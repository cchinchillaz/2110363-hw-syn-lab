==> flow/design.v <==
`timescale 1ns / 1ps
module Controller (
    input  wire       Reset,
    input  wire       Clk,
    output wire [3:0] AN,
    output wire       Selector
);
  reg [ 3:0] an = 4'b1111;
  reg        selector = 1'b0;
  reg [17:0] counter = 0;
  assign AN = an;
  assign Selector = selector;
  always @(posedge Clk) begin
    if (Reset) begin
      an <= 4'b1111;
      selector <= 1'b0;
      counter <= 18'b0;
    end else begin
      counter <= counter + 1;
      if (counter[17] == 0) begin
        an <= 4'b1110;
        selector <= 1'b0;
      end else begin
        an <= 4'b1101;
        selector <= 1'b1;
      end
    end
  end
endmodule
`timescale 1ns / 1ps
module Multiplexer (
    input  wire [3:0] In0,
    input  wire [3:0] In1,
    input  wire       Selector,
    output wire [3:0] DataOut
);
 assign DataOut = Selector? In1:In0;
endmodule
`timescale 1ns / 1ps
module SevenSegmentDecoder (
    input  wire [3:0] DataIn,
    output wire [7:0] Segments
);
    reg [7:0] DataOut;
    assign Segments = DataOut;
    always @(*) begin 
        case(DataIn[3:0])
            4'b0000: DataOut = 8'b00000011;
            4'b0001: DataOut = 8'b10011111;
            4'b0010: DataOut = 8'b00100101;
            4'b0011: DataOut = 8'b00001101;
            4'b0100: DataOut = 8'b10011001;
            4'b0101: DataOut = 8'b01001001;
            4'b0110: DataOut = 8'b01000001;
            4'b0111: DataOut = 8'b00011111;
            4'b1000: DataOut = 8'b00000001;
            4'b1001: DataOut = 8'b00001001;
            4'b1010: DataOut = 8'b00010001;
            4'b1011: DataOut = 8'b11000001;
            4'b1100: DataOut = 8'b01100011;
            4'b1101: DataOut = 8'b10000101;
            4'b1110: DataOut = 8'b01100001;
            4'b1111: DataOut = 8'b01110001;
        endcase
     end  
endmodule
`timescale 1ns / 1ps
module System (
    input  wire [7:0] SW,
    input  wire       Reset,
    input  wire       Clk,
    output wire [7:0] Segments,
    output wire [3:0] AN
);
  wire Selector;
  wire [3:0] DataOut;
  Controller ControllerInst (
      .Reset(Reset),
      .Clk(Clk),
      .AN(AN),
      .Selector(Selector)
  );
  SevenSegmentDecoder SevenSegmentDecoderInst (
      .DataIn  (DataOut),
      .Segments(Segments)
  );
  Multiplexer MultiplexerInst (
      .In0(SW[3:0]),
      .In1(SW[7:4]),
      .Selector(Selector),
      .DataOut(DataOut)
  );
endmodule
Step by step through the tools: System
Tool output for the design above, in the order of the flow. Lines are those of the file above, counted from 1. Operators: Yosys type, input widths -> output width; for muxes data width and select width s. Library cell names are shortened. The mark -- stands for no value.

Top module: System. Clock: Clk. Standard-cell library: sky130hd. Library corner: tt_025C_1v80.

After elaboration
Source: Yosys, flattened and elaborated, memories not mapped. Widths are those after wreduce; folded enables and synchronous resets count as part of the registers. Registers that Yosys merges into a memory's read port (data or address) are not register bits. Print and check cells do not count. Equal cells are merged and count once. Memory sizes are those after Yosys's memory passes, which may raise the word count (mostly to a power of two), join words into wider ones and drop unused or constant bits.

The entry for register bits reads 23. The entry for ROM bits reads 112. For memory cells the number is 1. Under input port bits stands 10. For output and inout bits the number is 12. The figure for word-level cells is 8.

For add/sub/neg operators the number is 1. The figure for multiplexer cells is 3.

Memory list: (name not given) (depth 16, bits a word 7, rd ports 1, wr ports 0, RTL line 47) `case(DataIn[3:0])`.

Operator list (count): $add 18x1->18 const B (1); $mux 4 (1); $mux 2 (1); $mux 1 (1).

Depth
Longest topological path by Yosys (ltp), each cell counted once; first at word level (registers and memories cut), then after technology mapping (sequential cells cut; the memories' decode and read muxes count).

The figure for depth in word-level cells is 1. For ABC_AREA the number is 0. Under mapped depth stands 7. The entry for gate-level depth less buffers reads 6.

Synthesis result
Source: synth_stat.txt of the flow (Yosys; design flattened, memories mapped). It holds for the ABC_AREA given above (unset counts as 0); a run with the other value may have another netlist. The area totals of this step are shown rounded.

The figure for cells in the netlist is 133. The figure for cell area after synthesis is 1230 um^2. Under area of sequential cells stands 420 um^2. For flip-flops the number is 21. For buffers the number is 6.

Cell types: dfxtp_1 (count 21, area in all 420.403 um^2); ha_1 (count 7, area in all 87.584 um^2); xnor2_1 (count 10, area in all 87.584 um^2); nor2_1 (count 21, area in all 78.826 um^2); nand4_4 (count 2, area in all 42.541 um^2); mux2i_1 (count 4, area in all 40.038 um^2); inv_1 (count 8, area in all 30.029 um^2); nand2_1 (count 7, area in all 26.275 um^2); nor4_2 (count 2, area in all 25.024 um^2); buf_4 (count 3, area in all 22.522 um^2); mux2_2 (count 2, area in all 22.522 um^2); nor4_4 (count 1, area in all 21.27 um^2); a32o_1 (count 2, area in all 20.019 um^2); nand3_1 (count 4, area in all 20.019 um^2); nand3_2 (count 2, area in all 20.019 um^2); nor3_1 (count 4, area in all 20.019 um^2); nand3_4 (count 1, area in all 17.517 um^2); xor2_1 (count 2, area in all 17.517 um^2).

Other cell types: 24; their cells: 30. The figures by module come from a second, unflattened synthesis with its own total; it is not the netlist above.

The figure for cells (unflattened synthesis) is 130. Under area total of the unflattened synthesis stands 1200 um^2.

Each row is one instance without its submodules.

By module: Controller (times used 1, cells 91, area 876 um^2, seq. area 420 um^2); SevenSegmentDecoder (times used 1, cells 35, area 280 um^2, seq. area 0.0 um^2); Multiplexer (times used 1, cells 4, area 45.0 um^2, seq. area 0.0 um^2); System (times used 1, cells 0, area 0.0 um^2, seq. area 0.0 um^2).

Path before layout
Path of least setup slack by OpenSTA after synthesis, without wires, with an ideal clock, recovery checks aside; 20% of the period is set as input and as output delay. Where synthesis merged equal registers, the netlist keeps one of their names.

Path kind: input to output. Start: input SW[4]. End: output Segments[2]. Period: 2.88 ns. The figure for input delay is 0.576 ns. Output delay: 0.576 ns. Launch time at the first pin: 0.576 ns. Data arrival time: 1.629 ns. For required time the number is 2.304 ns. Under setup slack stands 0.675 ns. Delay of the path: 1.053 ns. The figure for stages on the path is 6. Under buffers on the path stands 0. The figure for synthesis period reached is 2.205 ns.

"delay of the path" is the arrival time less input delay plus setup time. At an output port there is no setup time. "stages on the path": output pins that drive a net of the path, with the launching flip-flop's if there is one; two outputs of one cell count as two. "synthesis period reached" is the clock period less the worst setup slack; recovery checks do not enter. This is arithmetic on one report: input and output delays are still those of the set period (20% each). Between the ends stands the longest chain of elaborated cells between them, by number of cells; it is not shown to be the way that was timed. Of several equally long chains one is given. A line is the first line of the expression or statement that the cell stems from. Yosys adds cells for indexed reads and writes and turns some case tables into memories. The chain passes a memory read, where the word-level depth is cut; so it can be longer than that depth.

Cell sequence: mux2i_1 -> inv_1 -> ha_1 -> nand2_1 -> o21ai_0 -> a22o_1. The entry for length of the longest elaborated chain reads 2. Under elaborated cells on any way between the ends stands 2. The entry for RTL lines with such cells reads 2. Classes of those cells: mux (1); memory (1).

RTL lines, path after synthesis: start, declared (RTL line 69) `input  wire [7:0] SW,`; $mux 4 (RTL line 37) `assign DataOut = Selector? In1:In0;`; $mem_v2 16x7 (RTL line 47) `case(DataIn[3:0])`; end, declared (RTL line 72) `output wire [7:0] Segments,`.

Worst path after layout
Path of least setup slack in the final report of run 1 (OpenROAD, finished layout, wires in). Where an end is a register, its clock arrival counts in the times.

Path kind: register to output. Start: register ControllerInst.selector. End: output Segments[4]. Period: 2.35 ns. Output delay: 0.47 ns. Launch time at the first pin: 0.32 ns. Data arrival time: 2.00 ns. For required time the number is 1.88 ns. Under setup slack stands -0.12 ns. The figure for stages on the path is 8. Under buffers on the path stands 2.

Between the ends stands the longest chain of elaborated cells between them, by number of cells; it is not shown to be the way that was timed. Of several equally long chains one is given. The chain passes a memory read, where the word-level depth is cut; so it can be longer than that depth. A register here has more assigning lines than the two given.

Cell sequence: dfxtp_4 -> mux2i_1 -> buf_4 -> ha_4 -> nor2_2 -> a211oi_1 -> a31oi_1 -> buf_2. The entry for length of the longest elaborated chain reads 2. Under elaborated cells on any way between the ends stands 2. The entry for RTL lines with such cells reads 2. Classes of those cells: mux (1); memory (1).

RTL lines, path post-layout: start, declared (RTL line 9) `reg        selector = 1'b0;`; start, assigned (RTL line 16) `selector <= 1'b0;`; start, assigned (RTL line 22) `selector <= 1'b0;`; $mux 4 (RTL line 37) `assign DataOut = Selector? In1:In0;`; $mem_v2 16x7 (RTL line 47) `case(DataIn[3:0])`; end, declared (RTL line 72) `output wire [7:0] Segments,`.

Measured results for System: 2 stored runs of the Yosys and OpenROAD flow on sky130hd. The settings differ; the order carries no meaning. The constraints put input and output delay at 20% of the set period each and load the outputs with 0.01 pF. "clock period achieved" is the run's clock period less its worst setup slack. It is reckoned from that one timing run; input and output delays stay at 20% of the period that was set. By "time on the worst setup path" is meant the share of the clock period that the worst setup path is allowed (20% is reserved at inputs, 20% at outputs), minus its slack. Clock arrival times at its registers enter into it. "total power after layout": no workload was simulated; the value follows from the tool's default switching activity. Values from the reports are rounded here.

Run 1 has these settings: period_ns 2.35; CORE_UTILIZATION 42; CELL_PAD_IN_SITES_DETAIL_PLACEMENT 2; ABC_AREA 0; CTS_CLUSTER_SIZE 33; CTS_CLUSTER_DIAMETER 173; CAP_MARGIN 20; CORE_MARGIN 2; SLEW_MARGIN 20. The total power after layout comes to 701 uW. The post-route utilization is 59.3%. The measured area inside the die boundary is 3380 um^2. The chip area after synthesis (Yosys) is 1230 um^2. The setup total negative slack stands at -0.167 ns. The worst-case hold slack reads 0.486 ns. The time on the worst setup path stands at 2.00 ns. Critical path type: register to output. The standard-cell area after routing is 1630 um^2. The smallest setup slack is -0.115 ns. The clock period achieved reads 2.465 ns.

Run 2 has these settings: period_ns 2.39; SETUP_SLACK_MARGIN 0.16; CAP_MARGIN 20; CORE_MARGIN 2; CORE_UTILIZATION 40; SLEW_MARGIN 20. The total power after layout comes to 661 uW. The post-route utilization is 55.4%. The measured area inside the die boundary is 3530 um^2. The chip area after synthesis (Yosys) is 1230 um^2. The setup total negative slack stands at 0.000 ns. The worst-case hold slack reads 0.464 ns. The time on the worst setup path stands at 1.32 ns. Critical path type: input to output. The standard-cell area after routing is 1650 um^2. The smallest setup slack is 0.113 ns. The clock period achieved reads 2.277 ns.
